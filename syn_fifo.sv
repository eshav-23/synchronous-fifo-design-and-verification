==> flow/design.v <==
`timescale 1ns / 1ps
module synfifo
  #(parameter depth = 8,
    parameter data_width = 32)
  (  
input clk,
input rstn,
input[data_width-1:0]data,
input rd_en,
input wr_en,
input cs, 
output reg [data_width-1:0] data_o,
output empty,
output full);
  localparam fifo_depth = $clog2(depth);
  reg [data_width-1:0]mem[0:depth-1];
reg[fifo_depth:0]rd_ptr, wr_ptr;
  always @(posedge clk or negedge rstn) begin
    if(!rstn) begin  
      wr_ptr <=0;
    end
    else if(cs && wr_en && !full) begin
      mem[wr_ptr[fifo_depth-1:0]] <= data;
      wr_ptr <= wr_ptr + 1'b1;
    end
  end
  always @(posedge clk or negedge rstn) begin
    if(!rstn) begin
      rd_ptr <= 0;
    end
    else if(cs && rd_en && !empty) begin
      data_o <= mem[rd_ptr[fifo_depth-1:0]];
      rd_ptr <= rd_ptr + 1'b1;
    end
  end
  assign full = (rd_ptr == {~wr_ptr[fifo_depth],wr_ptr[fifo_depth-1:0]});
  assign empty = (rd_ptr == wr_ptr);
endmodule
From RTL to reports: synfifo. Tool output for the design above, in the order of the flow. Lines are those of the file above, counted from 1. Operators carry their Yosys type and port widths (W data, S select, Z words). A cell with n/a has no value.

Top module: synfifo. Clock port: clk. Standard-cell library: sky130hd. Corner: tt_025C_1v80.

Elaborated design. Yosys after proc, flatten, opt, wreduce and memory -nomap, before mapping. Print and check cells are not counted. Equal cells are merged and count once.

The entry for bits of input ports reads 37. The figure for cells after elaboration is 48. The figure for output and inout bits is 34. The entry for flip-flop bits (word level) reads 296.

Under add/subtract/negate cells stands 2. Bitwise gates (word level): 1. Reductions and logical operators: 17. Equal/unequal tests: 16. Under muxes and demuxes stands 1.

Operator list (count): $pmux W32 S8 (1); $eq A3 B3 Y1 const B (8); $reduce_and A3 Y1 (8); $eq A3 B2 Y1 const B (4); $add A4 B1 Y4 const B (2); $eq A4 B4 Y1 (2); $eq A3 B1 Y1 const B (2); $logic_not A3 Y1 (2); $logic_and A1 B1 Y1 (4); $logic_not A1 Y1 (2); $reduce_and A2 Y1 (1); $not A1 Y1 (1).

Logic depth. Longest topological path by Yosys (ltp), each cell counted once; first at word level (registers and memories cut), then after technology mapping (sequential cells cut; the memories' decode and read muxes count).

The entry for word-level depth reads 5. ABC_AREA: 0. Under mapped depth stands 7. Mapped depth without buffers: 6.

After synthesis. Source: synth_stat.txt of the flow (Yosys; design flattened, memories mapped). It holds for the ABC_AREA given above (unset counts as 0); a run with the other value may have another netlist. Totals and module areas in this step are rounded.

Cells by type: sky130_fd_sc_hd__edfxtp_1 (count 288, total area 8.65E+03 µm²); sky130_fd_sc_hd__a222oi_1 (count 35, total area 350.336 µm²); sky130_fd_sc_hd__a22oi_1 (count 33, total area 247.738 µm²); sky130_fd_sc_hd__dfrtp_1 (count 8, total area 200.192 µm²); sky130_fd_sc_hd__a21oi_1 (count 37, total area 185.178 µm²); sky130_fd_sc_hd__mux2_2 (count 16, total area 180.173 µm²); sky130_fd_sc_hd__ha_1 (count 12, total area 150.144 µm²); sky130_fd_sc_hd__nor2_1 (count 40, total area 150.144 µm²); sky130_fd_sc_hd__a22o_1 (count 15, total area 131.376 µm²); sky130_fd_sc_hd__clkbuf_1 (count 21, total area 78.826 µm²); sky130_fd_sc_hd__a221oi_1 (count 8, total area 70.067 µm²); sky130_fd_sc_hd__xnor2_1 (count 7, total area 61.309 µm²); sky130_fd_sc_hd__a21o_1 (count 8, total area 60.058 µm²); sky130_fd_sc_hd__nand2_1 (count 14, total area 52.55 µm²); sky130_fd_sc_hd__and3_1 (count 8, total area 50.048 µm²); sky130_fd_sc_hd__a41oi_1 (count 4, total area 35.034 µm²); sky130_fd_sc_hd__buf_2 (count 6, total area 30.029 µm²); sky130_fd_sc_hd__a41oi_4 (count 1, total area 27.526 µm²).

Not listed: further types 19, cells in them 35.

Under flip-flops stands 296. Under sequential part of the area stands 8848 µm². Cells in the netlist: 596. For buffers the number is 31. For mapped area the number is 10940 µm².

Path before layout. OpenSTA on the mapped netlist: ideal clock, no wires. The path of least setup slack (recovery checks aside). Input and output delay are each 20% of the period. Register names are those of the netlist, which keeps one name where synthesis merged equal registers.

Path type: register -> register. Start: register wr_ptr[2]. End: register mem[0][0]. The entry for required time reads 2.458 ns. The entry for arrival reads 1.977 ns. Under path delay stands 2.369 ns. For library setup time the number is 0.392 ns. For driving pins on the path the number is 5. For clock period the number is 2.85 ns. The entry for launch time at the first pin reads 0.000 ns. The entry for path slack reads 0.481 ns. Under path buffers stands 0. Synthesis period reached: 2.369 ns.

"path delay" = arrival - input delay + setup time. "driving pins on the path" counts driving pins, that of a launching flip-flop among them; a cell with two outputs on the path counts twice. "synthesis period reached" is the clock period less the worst setup slack; recovery checks do not enter. This is arithmetic on one report: input and output delays are still those of the set period (20% each). The rows between start and end are the longest chain of elaborated cells between them; the timing report does not say that the signal goes this way. Where chains are equally long, one stands for them. Each line given opens the expression or statement behind the cell; cells for indexed reads and writes are added by Yosys, which also makes memories of some case tables. Lines with a computed index may be missing from the assigning lines.

Cells stage by stage: sky130_fd_sc_hd__dfrtp_1 -> sky130_fd_sc_hd__xnor2_1 -> sky130_fd_sc_hd__a41oi_4 -> sky130_fd_sc_hd__and2_4 -> sky130_fd_sc_hd__and3_1. The figure for cells in the longest elaborated chain is 4. Under elaborated cells between the ends (all ways) stands 5. Under source lines of those cells stands 3. Those cells by class: eq/ne (1); reduce/logical (4).

RTL lines, path after synthesis: start: declaration (line 17) `reg[fifo_depth:0]rd_ptr, wr_ptr;`; start: assignment (line 20) `wr_ptr <=0;`; start: assignment (line 24) `wr_ptr <= wr_ptr + 1'b1;`; $eq A4 B4 Y1 (line 36) `assign full = (rd_ptr == {~wr_ptr[fifo_depth],wr_ptr[fifo_depth-1:0]});`; $logic_not A1 Y1 (line 22) `else if(cs && wr_en && !full) begin`; $logic_and A1 B1 Y1 (line 22); $reduce_and A3 Y1; end: declaration (line 16) `reg [data_width-1:0]mem[0:depth-1];`.

Path in the finished layout. From the final timing report of entry A: the path of least setup slack in the routed layout; clock arrival at registers is part of the times.

Path type: register -> register. Start: register rd_ptr[2]. End: register mem[6][16]. For driving pins on the path the number is 7. The entry for path slack reads -0.02 ns. The entry for arrival reads 2.36 ns. Under path buffers stands 2. The entry for required time reads 2.34 ns. For library setup time the number is 0.29 ns. For clock period the number is 2.08 ns. The entry for launch time at the first pin reads 0.54 ns.

The rows between start and end are the longest chain of elaborated cells between them; the timing report does not say that the signal goes this way. Where chains are equally long, one stands for them. Lines with a computed index may be missing from the assigning lines.

Cells stage by stage: sky130_fd_sc_hd__dfrtp_2 -> sky130_fd_sc_hd__xnor2_2 -> sky130_fd_sc_hd__buf_4 -> sky130_fd_sc_hd__a41oi_4 -> sky130_fd_sc_hd__and2_4 -> sky130_fd_sc_hd__and3_4 -> sky130_fd_sc_hd__clkbuf_16. The figure for cells in the longest elaborated chain is 4. Under elaborated cells between the ends (all ways) stands 4. Under source lines of those cells stands 2. Those cells by class: eq/ne (1); reduce/logical (3).

RTL lines, path after layout: start: declaration (line 17) `reg[fifo_depth:0]rd_ptr, wr_ptr;`; start: assignment (line 29) `rd_ptr <= 0;`; start: assignment (line 33) `rd_ptr <= rd_ptr + 1'b1;`; $eq A4 B4 Y1 (line 36) `assign full = (rd_ptr == {~wr_ptr[fifo_depth],wr_ptr[fifo_depth-1:0]});`; $logic_not A1 Y1 (line 22) `else if(cs && wr_en && !full) begin`; $logic_and A1 B1 Y1 (line 22); $reduce_and A3 Y1; end: declaration (line 16) `reg [data_width-1:0]mem[0:depth-1];`.

Ticket comment

Stored flow runs of synfifo (2 of them; Yosys, OpenROAD, sky130hd). They differ in their settings and are not a sequence. Constraints: input delay and output delay 20% of the set period each, output load 0.01 pF. "period reached" = clock period - worst setup slack. The figure is calculated, with input and output delays left at 20% of the set period. By "worst path time" is meant the share of the clock period that the worst setup path is allowed (20% is reserved at inputs, 20% at outputs), minus its slack. Clock arrival times at its registers enter into it. "total power of the final layout" is the tool's figure for a default switching activity; nothing was simulated. The results are shown rounded.

Entry A has these settings: period_ns 2.08; CORE_UTILIZATION 16; PLACE_DENSITY_LB_ADDON 0.04; CELL_PAD_IN_SITES_GLOBAL_PLACEMENT 3; CELL_PAD_IN_SITES_DETAIL_PLACEMENT 1; TNS_END_PERCENT 55; ABC_AREA 0; CAP_MARGIN 15; SLEW_MARGIN 25; MAX_ROUTING_LAYER met5; CORE_MARGIN 2. The measured worst setup slack after layout is -0.018 ns. The standard-cell area after layout reads 15130 µm². The final utilization comes to 0.224. The period reached is 2.098 ns. The total power of the final layout comes to 20600 uW. For the worst path time the run shows 2.10 ns. Critical path kind: register -> register. The summed negative setup slack comes to -0.051 ns. The die area comes to 70450 µm². The netlist area reported by Yosys comes to 10940 µm².

Entry B has these settings: period_ns 2.32; CORE_UTILIZATION 21; SETUP_SLACK_MARGIN -0.02; CORE_ASPECT_RATIO 1.39; CORE_MARGIN 10; CELL_PAD_IN_SITES_GLOBAL_PLACEMENT 3; TNS_END_PERCENT 35; GPL_TIMING_DRIVEN 0; CTS_CLUSTER_SIZE 85; CAP_MARGIN 15; SLEW_MARGIN 5; MAX_ROUTING_LAYER met4. The netlist area reported by Yosys comes to 10940 µm². The summed negative setup slack comes to 0.000 ns. For the worst path time the run shows 2.22 ns. Critical path kind: register -> register. The die area comes to 61730 µm². The total power of the final layout comes to 16070 uW. The period reached is 2.218 ns. The final utilization comes to 0.268. The standard-cell area after layout reads 13810 µm². The measured worst setup slack after layout is 0.102 ns.
